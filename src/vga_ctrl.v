==> flow/design.v <==
module display_cnt#(
    parameter RES = 0,
    parameter H_PIXELS = 799,
    parameter V_PIXELS = 525,
    parameter RTRN_HSYNC = 96,
    parameter RTRN_VSYNC = 2,
    parameter H_BACK_PORCH = 48,
    parameter V_BACK_PORCH = 33,
    parameter POS_DIV = $clog2(H_PIXELS/(RES))
)(
    input  wire           clk,
    output [POS_DIV-1:0]  pos_x_div,
    output [POS_DIV-1:0]  pos_y_div,
    output                active,
    output                o_hsync,
    output                o_vsync
);
    localparam HS_ACTIVE = RTRN_HSYNC + H_BACK_PORCH;  
    localparam HE_ACTIVE = RTRN_HSYNC + H_BACK_PORCH + 640;  
    localparam VS_ACTIVE = RTRN_VSYNC + V_BACK_PORCH;  
    localparam VE_ACTIVE = RTRN_VSYNC + V_BACK_PORCH + 480;  
    reg [9:0] counter_x = 0;   
    reg [9:0] counter_y = 0;   
    reg [9:0] pos_x = 0;
    reg [9:0] pos_y = 0;
    always @(posedge clk)  
    begin 
        counter_x <= (counter_x < (H_PIXELS-1)) ? counter_x + 1 : counter_x <= 0;  
        pos_x <= (counter_x > HS_ACTIVE && counter_x <= (HE_ACTIVE-1)) ? pos_x + 1 : pos_x <= 'b0;
        if (counter_x == (H_PIXELS-1)) 
        begin
            counter_y <= (counter_y < V_PIXELS) ? counter_y + 1 : counter_y <= 0;   
            pos_y <= (counter_y > VS_ACTIVE && counter_y <= (VE_ACTIVE-1)) ? pos_y + 1 : pos_y <= 'b0;
        end
    end 
    assign o_hsync = counter_x < RTRN_HSYNC;  
    assign o_vsync = counter_y < RTRN_VSYNC; 
    assign active =   (counter_x > HS_ACTIVE && counter_x <= (HE_ACTIVE-1) && counter_y > VS_ACTIVE && counter_y <= (VE_ACTIVE-1));  
    assign pos_x_div = pos_x[9:(RES-1)];
    assign pos_y_div = pos_y[9:(RES-1)];
endmodule
module draw_pattern#(
    parameter LOC_WIDTH = 9
)(
    input clk25MHz,
    input [LOC_WIDTH-1:0] pos_x,pos_y,
    input  active,
    output o_red,
    output o_blue,
    output o_green
);
    reg r_red   = 0;
    reg r_blue  = 0;
    reg r_green = 0;
    localparam SPR_WIDTH  = 8;
    localparam SPR_HEIGHT = 8;
    reg [0:SPR_WIDTH-1] bmap [SPR_HEIGHT:0];
    initial begin
        bmap[0]  = 8'b0011_1111;   
        bmap[1]  = 8'b0000_0011;   
        bmap[2]  = 8'b0000_0011;   
        bmap[3]  = 8'b0001_1111;   
        bmap[4]  = 8'b0000_0011;   
        bmap[5]  = 8'b0000_0011;   
        bmap[6]  = 8'b1100_0011;   
        bmap[7]  = 8'b1100_0000;   
    end
    always @ (posedge clk25MHz)
    begin
        r_red   <= (pos_x < 8 && pos_y < 8) ? bmap[pos_y][pos_x] : 1'b0;    
        r_blue  <= 1'b0;
        r_green <= 1'b0;
    end 
    assign o_red =   (active) ? r_red : 1'b0;
    assign o_blue =  (active) ? r_blue : 1'b0;
    assign o_green = (active) ? r_green : 1'b0;
endmodule
`timescale 1ns / 1ps
module vga_ctrl #(
    parameter RES = 0,
    parameter H_PIXELS = 799,
    parameter V_PIXELS = 525,
    parameter RTRN_HSYNC = 96,
    parameter RTRN_VSYNC = 2,
    parameter H_BACK_PORCH = 48,
    parameter V_BACK_PORCH = 33
)(
    input wire clk25MHz,            
    output o_hsync,                 
    output o_vsync,                 
    output o_red,                   
    output o_blue,                  
    output o_green                  
);
    localparam LOC_WIDTH = $clog2(640/RES);
    reg r_red = 0;
    reg r_blue = 0;
    reg r_green = 0;
    reg reset = 0;
    wire active;
    wire [LOC_WIDTH-1:0] pos_x;   
    wire [LOC_WIDTH-1:0] pos_y;   
    display_cnt #(
        .RES          (RES       ),
        .H_PIXELS     (H_PIXELS  ),
        .V_PIXELS     (V_PIXELS  ),
        .RTRN_HSYNC   (RTRN_HSYNC),
        .RTRN_VSYNC   (RTRN_VSYNC),
        .H_BACK_PORCH (H_BACK_PORCH),
        .V_BACK_PORCH (V_BACK_PORCH)
    ) u_display_cnt (
        .clk        (clk25MHz),
        .pos_x_div  (pos_x),
        .pos_y_div  (pos_y),
        .active     (active),
        .o_hsync    (o_hsync),
        .o_vsync    (o_vsync)
    ); 
    draw_pattern #(
        .LOC_WIDTH(LOC_WIDTH)
    ) u_draw_pattern(
        .clk25MHz   (clk25MHz),
        .pos_x      (pos_x),
        .pos_y      (pos_y),
        .active     (active),
        .o_red      (o_red),
        .o_blue     (o_blue),
        .o_green    (o_green)
    );
endmodule   
---- Tool chain data of vga_ctrl ----
The steps from the RTL of vga_ctrl to its reports follow in flow order.
Line numbers count from 1 in the design file above.
Operators carry their Yosys type and port widths (W data, S select, Z words).
Cell names lack the library's common part.
Not given: -
design
  top module .............................. vga_ctrl
  clock ................................... clk25MHz
  cell library ............................ sky130hd
  timing corner ........................... tt_025C_1v80

---- Word level ----
Source: Yosys, flattened and elaborated, memories not mapped. Widths are those after wreduce; folded enables and synchronous resets count as part of the registers. Registers that Yosys merges into a memory's read port (data or address) are not register bits. Print and check cells do not count. Equal cells are merged and count once.
cells by class
  $add $sub $neg .......................... 2
  multipliers ............................. 0
  divide/modulo/power cells ............... 0
  magnitude comparators ................... 6
  equality and inequality tests ........... 1
  shift-type cells ........................ 0
  muxes and demuxes ....................... 2
  bitwise logic cells ..................... 0
  reductions and logical operators ........ 0
operators with widths
  operator                 count
  $add A10 B1 Y10 const B  2
  $le A10 B1 Y1 const B    2
  $lt A10 B10 Y1 const B   2
  $mux W10                 2
  $eq A10 B10 Y1 const B   1
  $lt A10 B2 Y1 const B    1
  $lt A10 B7 Y1 const B    1
storage and ports
  bits in registers ....................... 20
  bits in latches ......................... 0
  bits in writable memories ............... 0
  memory bits (read-only) ................. 0
  clocked read ports x word width ......... 0
  memories ................................ 0

---- Longest topological paths ----
Depth = most cells in a row (Yosys ltp): at word level without a register or memory, in the mapped netlist without a sequential cell, where the memories' decode and read muxes count.
logic depth
  depth in word-level cells ............... 2
  ABC_AREA ................................ 0
  depth in mapped cells ................... 5

---- Netlist ----
The flow's flattened synthesis, as Yosys stat reports it; memories are mapped. The netlist is that of the ABC_AREA named above (0 if unset); the other value can give another one.
cell types
  type      count
  edfxtp_1  10
  dfxtp_1   10
  ha_1      5
  or3_1     9
  a21oi_1   9
  o21ai_0   9
  inv_1     9
  nor2_1    9
  xnor2_1   3
  nand3_1   5
  nand4_2   2
  buf_4     3
  nand2_1   6
  nor4_4    1
  nand4_1   3
  xor2_1    2
  a31oi_2   1
  nor2b_1   2
Not listed: further types 14, cells in them 14.
mapped netlist
  cells in the netlist .................... 112
  cell area after synthesis ............... 1083.5 µm²
  sequential part of the area ............. 500.5 µm²
  mapped flip-flops ....................... 20
By module: a second synthesis without flattening, with its own total; a netlist apart from the flattened one above.
unflattened totals
  cells (unflattened synthesis) ........... 230
  area total of the unflattened synthesis .. 2224.6 µm²
Rows give one instance, submodules left out.
by module
  module                      instances  cells  area (µm²)  sequential area (µm²)
  display_cnt                 1          220    2145.8      1001.0
  draw_pattern (LOC_WIDTH=0)  1          10     78.8        20.0
  vga_ctrl                    1          0      0.0         0.0

---- Timing after synthesis ----
Path of least setup slack by OpenSTA after synthesis, without wires, with an ideal clock, recovery checks aside; 20% of the period is set as input and as output delay. Where synthesis merged equal registers, the netlist keeps one of their names.
timing path post-synthesis
  kind .................................... register to output
  start ................................... register u_display_cnt.counter_y[2]
  end ..................................... output o_vsync
  clock period ............................ 2.24 ns
  data arrival time ....................... 1.155 ns
  required time ........................... 1.792 ns
  slack ................................... 0.637 ns
  path delay .............................. 1.155 ns
  stages on the path ...................... 3
  buffers on the path ..................... 0
  synthesis period reached ................ 1.603 ns
"path delay" is the arrival time less input delay plus setup time.
At an output port there is no setup time.
"stages on the path" counts driving pins, that of a launching flip-flop among them; a cell with two outputs on the path counts twice.
"synthesis period reached" is the clock period less the worst setup slack; recovery checks do not enter. This is arithmetic on one report: input and output delays are still those of the set period (20% each).
Between the ends stands the longest chain of elaborated cells between them, by number of cells; it is not shown to be the way that was timed. Of several equally long chains one is given.
A line is the first line of the expression or statement that the cell stems from. Yosys adds cells for indexed reads and writes and turns some case tables into memories.
between the ends, post-synthesis
  path through ............................ edfxtp_1 -> or4_1 -> nor2_1
  length of the longest elaborated chain .. 1
  elaborated cells between the ends (all ways) .. 1
  RTL lines with such cells ............... 1
  those cells by class .................... compare (1)
RTL lines, path post-synthesis
  what             line  text
  start, declared  23    reg [9:0] counter_y = 0;
  start, assigned  32    counter_y <= (counter_y < V_PIXELS) ? counter_y + 1 : counter_y <= 0;
  $lt A10 B2 Y1    37    assign o_vsync = counter_y < RTRN_VSYNC;
  end, declared    90    output o_vsync,

---- Path in the finished layout ----
From the final timing report of run 1: the path of least setup slack in the routed layout; clock arrival at registers is part of the times.
timing path after layout
  kind .................................... register to output
  start ................................... register u_display_cnt.counter_x[5]
  end ..................................... output o_hsync
  clock period ............................ 2.29 ns
  data arrival time ....................... 1.70 ns
  required time ........................... 1.83 ns
  slack ................................... 0.13 ns
  stages on the path ...................... 3
  buffers on the path ..................... 1
Between the ends stands the longest chain of elaborated cells between them, by number of cells; it is not shown to be the way that was timed. Of several equally long chains one is given.
between the ends, after layout
  path through ............................ dfxtp_1 -> a2111oi_0 -> clkdlybuf4s50_1
  length of the longest elaborated chain .. 1
  elaborated cells between the ends (all ways) .. 1
  RTL lines with such cells ............... 1
  those cells by class .................... compare (1)
RTL lines, path after layout
  what             line  text
  start, declared  22    reg [9:0] counter_x = 0;
  start, assigned  28    counter_x <= (counter_x < (H_PIXELS-1)) ? counter_x + 1 : counter_x <= 0;
  $lt A10 B7 Y1    36    assign o_hsync = counter_x < RTRN_HSYNC;
  end, declared    89    output o_hsync,

Memo
Re: implementation data of vga_ctrl

2 stored runs of vga_ctrl in the flow (synthesis by Yosys, layout by OpenROAD, sky130hd cells), in arbitrary order. Constraints: input delay and output delay 20% of the set period each, output load 0.01 pF.
"achieved clock period (ns)" = clock period - worst setup slack. The figure is calculated, with input and output delays left at 20% of the set period.
"worst setup path time (ns)" is the time allowed to the run's worst setup path (the clock period less input and output delay, where it has them) less its slack. Clock arrival times count: a late capture clock shortens it, a late launch clock lengthens it.
"finish__power__total" rests on the timing tool's default activity at the inputs, not on a simulated workload.

Flow files of run 1
==> flow/run.sh <==
#!/bin/bash
# the make line also repeats the synthesis and layout settings of config.mk as NAME=value (left out here)
make -C /OpenROAD-flow-scripts/flow DESIGN_CONFIG=/design/flow/config.mk WORK_HOME=/design/flow/orfs CLKGATE_MAP_FILE= finish
==> flow/config.mk <==
export PLATFORM = sky130hd
export DESIGN_NAME = vga_ctrl
export DESIGN_NICKNAME = vga_ctrl
export VERILOG_FILES = /design/flow/design.v
export SDC_FILE = /design/flow/constraint.sdc
export NUM_CORES = 4
export LEC_CHECK = 0
export CAP_MARGIN = 20
export CORE_ASPECT_RATIO = 1.35
export CORE_MARGIN = 2
export CORE_UTILIZATION = 61
export CTS_CLUSTER_DIAMETER = 219
export MIN_ROUTING_LAYER = met2
export PLACE_DENSITY_LB_ADDON = 0.21
export SLEW_MARGIN = 20
==> flow/constraint.sdc <==
create_clock -name core_clock -period 2.29 [get_ports {clk25MHz}]
set_input_delay 0.4580 -clock core_clock [delete_from_list [all_inputs] [get_ports {clk25MHz}]]
set_output_delay 0.4580 -clock core_clock [all_outputs]
set_load 0.01 [all_outputs]

report of run 1
yosys chip area after synthesis (um^2): 1083.5
finish__design__die__area: 2133.4
finish__design__instance__area__stdcell: 1184.9
finish__design__instance__utilization: 0.7142
finish__timing__setup__ws: 0.131
finish__timing__setup__tns: 0.000
finish__timing__hold__ws: 0.471
finish__power__total: 5.449e-04
achieved clock period (ns): 2.159
worst setup path time (ns): 1.70
worst setup path kind: register to output

Flow files of run 2
==> flow/run.sh <==
#!/bin/bash
# the make line also repeats the synthesis and layout settings of config.mk as NAME=value (left out here)
make -C /OpenROAD-flow-scripts/flow DESIGN_CONFIG=/design/flow/config.mk WORK_HOME=/design/flow/orfs CLKGATE_MAP_FILE= finish
==> flow/config.mk <==
export PLATFORM = sky130hd
export DESIGN_NAME = vga_ctrl
export DESIGN_NICKNAME = vga_ctrl
export VERILOG_FILES = /design/flow/design.v
export SDC_FILE = /design/flow/constraint.sdc
export NUM_CORES = 4
export LEC_CHECK = 0
export CAP_MARGIN = 20
export CORE_MARGIN = 2
export CORE_UTILIZATION = 32
export CTS_CLUSTER_DIAMETER = 92
export HOLD_SLACK_MARGIN = 0.2
export PLACE_DENSITY = 0.79
export SETUP_SLACK_MARGIN = -0.03
export SLEW_MARGIN = 20
export TNS_END_PERCENT = 35
==> flow/constraint.sdc <==
create_clock -name core_clock -period 1.75 [get_ports {clk25MHz}]
set_input_delay 0.3500 -clock core_clock [delete_from_list [all_inputs] [get_ports {clk25MHz}]]
set_output_delay 0.3500 -clock core_clock [all_outputs]
set_load 0.01 [all_outputs]

report of run 2
yosys chip area after synthesis (um^2): 1083.5
finish__design__die__area: 3867.6
finish__design__instance__area__stdcell: 1293.7
finish__design__instance__utilization: 0.3939
finish__timing__setup__ws: -0.041
finish__timing__setup__tns: -0.041
finish__timing__hold__ws: 0.486
finish__power__total: 7.574e-04
achieved clock period (ns): 1.791
worst setup path time (ns): 1.44
worst setup path kind: register to output
